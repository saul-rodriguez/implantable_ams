==> flow/design.v <==
module  spc2(
Cfg_in,
Clk,
Resetn,
F,
IQ,
GS,
CE,
NS,
GD,
FS,
RE
);
input Cfg_in, Clk, Resetn;
output reg[3:0] F;
output reg IQ;
output reg [3:0] GS;
output reg CE;
output reg NS;
output reg [2:0] GD;
output reg FS;
output reg RE;
reg [15:0] out; 
reg [4:0] count;
wire strobe;
always @(posedge Clk, negedge Resetn)
begin
    if (Resetn == 0) begin
        out <= 0;
        count <= 16;
    end else begin
        out[15] <= Cfg_in;
        out[14] <= out[15];
        out[13] <= out[14];
        out[12] <= out[13];
        out[11] <= out[12];
        out[10] <= out[11];
        out[9] <= out[10];
        out[8] <= out[9];
        out[7] <= out[8];
        out[6] <= out[7];
        out[5] <= out[6];
        out[4] <= out[5];
        out[3] <= out[4];
        out[2] <= out[3];
        out[1] <= out[2];
        out[0] <= out[1];
        count <= count - 1;
    end    
end
assign strobe = (!count) & (~Clk);
always @(posedge strobe, negedge Resetn)
begin
    if (Resetn == 0) begin
        F[3:0] <= 0;
        IQ <= 0;
        GS[3:0] <= 0;
        CE <= 0;
        NS <= 0;
        GD[2:0] <= 0;
        FS <= 0;
        RE <= 0;
    end else begin
        F[3:0] <= out[15:12];
        IQ <= out[11];
        GS[3:0] <= out[10:7];
        CE <= out[6];
        NS <= out[5];
        GD[2:0] <= out[4:2];
        FS <= out[1];
        RE <= out[0];
    end
end
endmodule
[Step by step through the tools: spc2]
The steps from the RTL of spc2 to its reports follow in flow order.
Lines are those of the file above, counted from 1.
Cell names lack the library's common part.
The mark n/a stands for no value.
Set-up
  top module: spc2
  clock port: Clk
  cell library: sky130hd
  timing corner: tt_025C_1v80

[Word-level counts]
Counts by Yosys on the flattened word-level netlist (proc, flatten, opt, wreduce; memories kept). Register bits leave out memories and registers merged into their read ports (data or address); mux counts leave out enables and synchronous resets folded into registers. Print and check cells are left out. Cells with the same type and inputs are merged into one.
Storage and ports
  input port bits: 3
  word-level cells: 14
  register bits after elaboration: 37
  output and inout port bits: 16
Operators by class
  $add $sub $neg: 1
  reductions and logical operators: 1
  bitwise operators: 2
Operator list (number)
  subtractor 5 x 1 -> 5 bit with constant B: 1
  zero test 5 bit: 1
  AND 1 bit: 1
  inverter 1 bit: 1

[Logic depth]
Longest topological path by Yosys (ltp), each cell counted once; first at word level (registers and memories cut), then after technology mapping (sequential cells cut; the memories' decode and read muxes count).
Logic depth
  word-level depth: 2
  ABC_AREA: 0
  depth in mapped cells: 4
  depth with buffers taken out: 4

[Mapped cells and area]
Yosys stat after the flow's synthesis: flattened, memories mapped to cells. It holds for the ABC_AREA given above (unset counts as 0); a run with the other value may have another netlist.
Cells by type
  dfrtp_1: number 36, area in all 900.864 um^2
  dfstp_2: number 1, area in all 26.275 um^2
  xor2_1: number 3, area in all 26.275 um^2
  ha_1: number 2, area in all 25.024 um^2
  nor3b_2: number 1, area in all 12.512 um^2
  inv_1: number 3, area in all 11.261 um^2
  nor3_2: number 1, area in all 10.01 um^2
  and2_1: number 1, area in all 6.256 um^2
  nor4_1: number 1, area in all 6.256 um^2
Mapped netlist
  area of sequential cells: 927.1 um^2
  cell area after synthesis: 1024.7 um^2
  standard cells after synthesis: 49
  mapped flip-flops: 37
  buffers: 0

Add stored flow runs of spc2

Design spc2 on sky130hd. What follows are 2 stored runs of the flow, each under its own settings; their order means nothing. The constraints put input and output delay at 20% of the set period each and load the outputs with 0.01 pF.
"finish__power__total": no workload was simulated; the value follows from the tool's default switching activity.

settings of flow run A
{
  "period_ns": 1.27,
  "CORE_UTILIZATION": 27,
  "SETUP_SLACK_MARGIN": -0.12,
  "PLACE_DENSITY_LB_ADDON": 0.24,
  "CORE_MARGIN": 2,
  "CELL_PAD_IN_SITES_GLOBAL_PLACEMENT": 1,
  "GPL_TIMING_DRIVEN": 0,
  "CTS_CLUSTER_SIZE": 23,
  "CTS_CLUSTER_DIAMETER": 156,
  "CAP_MARGIN": 20,
  "SLEW_MARGIN": 20
}
report of flow run A
yosys chip area after synthesis (um^2): 1024.7
finish__design__die__area: 4304.0
finish__design__instance__area__stdcell: 1470.2
finish__design__instance__utilization: 0.4016
finish__timing__setup__ws: -1.072
finish__timing__setup__tns: -17.773
finish__timing__hold__ws: 0.049
finish__power__total: 1.654e-03

settings of flow run B
{
  "period_ns": 2.13,
  "CAP_MARGIN": 20,
  "CORE_MARGIN": 2,
  "CORE_UTILIZATION": 40,
  "SLEW_MARGIN": 20
}
report of flow run B
yosys chip area after synthesis (um^2): 1024.7
finish__design__die__area: 2982.8
finish__design__instance__area__stdcell: 1308.8
finish__design__instance__utilization: 0.5331
finish__timing__setup__ws: -0.737
finish__timing__setup__tns: -11.608
finish__timing__hold__ws: 0.149
finish__power__total: 7.578e-04
