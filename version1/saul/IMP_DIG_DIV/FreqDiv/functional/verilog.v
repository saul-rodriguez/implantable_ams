==> flow/design.v <==
module  FreqDiv(
Fin,   
Fsel,  
Resetn, 
Fout,   
F_PFD
);
input Fin;
input [3:0] Fsel;
input Resetn;
output reg Fout;
output F_PFD;
reg [14:0] divider;
wire F_PFD;  
assign F_PFD = divider[4]; 
always @(posedge Fin, negedge Resetn)
begin
    if (Resetn == 0) begin
        divider = 0;
    end else begin
        divider = divider + 1;
    end
end
always @(Fsel,divider,Fin)
begin
    case (Fsel)
        4'b0000: Fout <= Fin;
        4'b0001: Fout <= divider[0];
        4'b0010: Fout <= divider[1];
        4'b0011: Fout <= divider[2];
        4'b0100: Fout <= divider[3];
        4'b0101: Fout <= divider[4];
        4'b0110: Fout <= divider[5];
        4'b0111: Fout <= divider[6];
        4'b1000: Fout <= divider[7];
        4'b1001: Fout <= divider[8];
        4'b1010: Fout <= divider[9];
        4'b1011: Fout <= divider[10];
        4'b1100: Fout <= divider[11];
        4'b1101: Fout <= divider[12];
        4'b1110: Fout <= divider[13];
        4'b1111: Fout <= divider[14];
        default: Fout <= Fin;
    endcase
end
endmodule
# Tool chain data of FreqDiv
# What the tools print for FreqDiv, step after step.
# Line numbers count from 1 in the design file above.
# Cell names lack the library's common part.
# The mark n/a stands for no value.
# inputs
top_module,FreqDiv
clock_port,Fin
library,sky130hd
lib_corner,tt_025C_1v80

# Word-level counts
# Counts by Yosys on the flattened word-level netlist (proc, flatten, opt, wreduce; memories kept). Register bits leave out memories and registers merged into their read ports (data or address); mux counts leave out enables and synchronous resets folded into registers. Print and check cells are left out. Cells with the same type and inputs are merged into one.
# op_classes
muxes,1
reduce_and_logical,1
addsub,1
eq_ne,15
# op_table
op,n
4-bit equality test (second input constant),8
4-bit by 3-bit equality test with 1-bit output (second input constant),4
1-bit parallel mux with 16-bit select,1
15-bit by 1-bit adder with 15-bit output (second input constant),1
4-bit by 2-bit equality test with 1-bit output (second input constant),2
4-bit by 1-bit equality test with 1-bit output (second input constant),1
4-bit logical NOT,1
# bits
inputBits,6
ff_bits,15
out_inout_bits,2
word_cells,19

# Logic depth
# Depth = most cells in a row (Yosys ltp): at word level without a register or memory, in the mapped netlist without a sequential cell, where the memories' decode and read muxes count.
# depth
word_depth,2
ABC_AREA,0
ltp_mapped,4
depth_no_buf,4

# Synthesis result
# Yosys stat after the flow's synthesis: flattened, memories mapped to cells. It holds for the ABC_AREA given above (unset counts as 0); a run with the other value may have another netlist.
# synth_totals
sequential_area_mm2,0.0003754
cells,59
yosys_area_mm2,0.0007883
ff_cells,15
buf_cells,0
# by_type
type,n,type_area_um2
dfrtp_1,15,375.36
mux4_2,3,67.565
xnor2_1,7,61.309
xor2_1,6,52.55
mux2i_1,3,30.029
mux4_1,1,26.275
nor4_2,2,25.024
nand4_4,1,21.27
nor4_4,1,21.27
nand4_1,3,18.768
inv_1,4,15.014
nand2_1,4,15.014
nor3_1,3,15.014
ha_1,1,12.512
nand3_2,1,10.01
and4_1,1,8.758
nor2_1,2,7.507
nand3_1,1,5.005

# Settings and measured results of 2 stored flow runs for module FreqDiv (sky130hd), not sorted in any way. The constraints put input and output delay at 20% of the set period each and load the outputs with 0.01 pF.
# By "timing.achieved_period_ps" is meant the clock period of the run minus its worst setup slack. This is arithmetic on one report: input and output delays are still those of the set period (20% each).
# "worst_path_allowed_less_slack_ps" means the part of the period allowed to the worst setup path (the constraints hold back 20% at inputs and 20% at outputs) less its slack; where the path has registers, the arrival times of their clocks count too.
# "worst_path_allowed_less_slack_ps" is known to 10 ps.
# Among the settings, n/a means not set for that run.
# Results: n/a = not shown.
setting or result,run A,run B
period_ns,1.09,2.15
CORE_UTILIZATION,22,69
SETUP_SLACK_MARGIN,0.21,-0.17
CORE_ASPECT_RATIO,0.56,1.9
CORE_MARGIN,2,2
CELL_PAD_IN_SITES_GLOBAL_PLACEMENT,0,1
CELL_PAD_IN_SITES_DETAIL_PLACEMENT,2,n/a
TNS_END_PERCENT,5,80
ABC_AREA,0,0
CAP_MARGIN,20,20
SLEW_MARGIN,20,10
GPL_TIMING_DRIVEN,n/a,1
GPL_ROUTABILITY_DRIVEN,n/a,0
CTS_CLUSTER_SIZE,n/a,29
MIN_ROUTING_LAYER,n/a,met1
final_cell_area_mm2,0.0012074,n/a
die_area_mm2,0.0040983,n/a
ys_area_mm2,0.0007883,n/a
worst_path_allowed_less_slack_ps,1610,n/a
timing.worst_path_kind,register to output,n/a
timing.setup.ws_ps,-742,n/a
timing.achieved_period_ps,1832,n/a
fin_util_pct,34.9,n/a
# Run B: stopped before the end: floorplanning reported PDN-0185
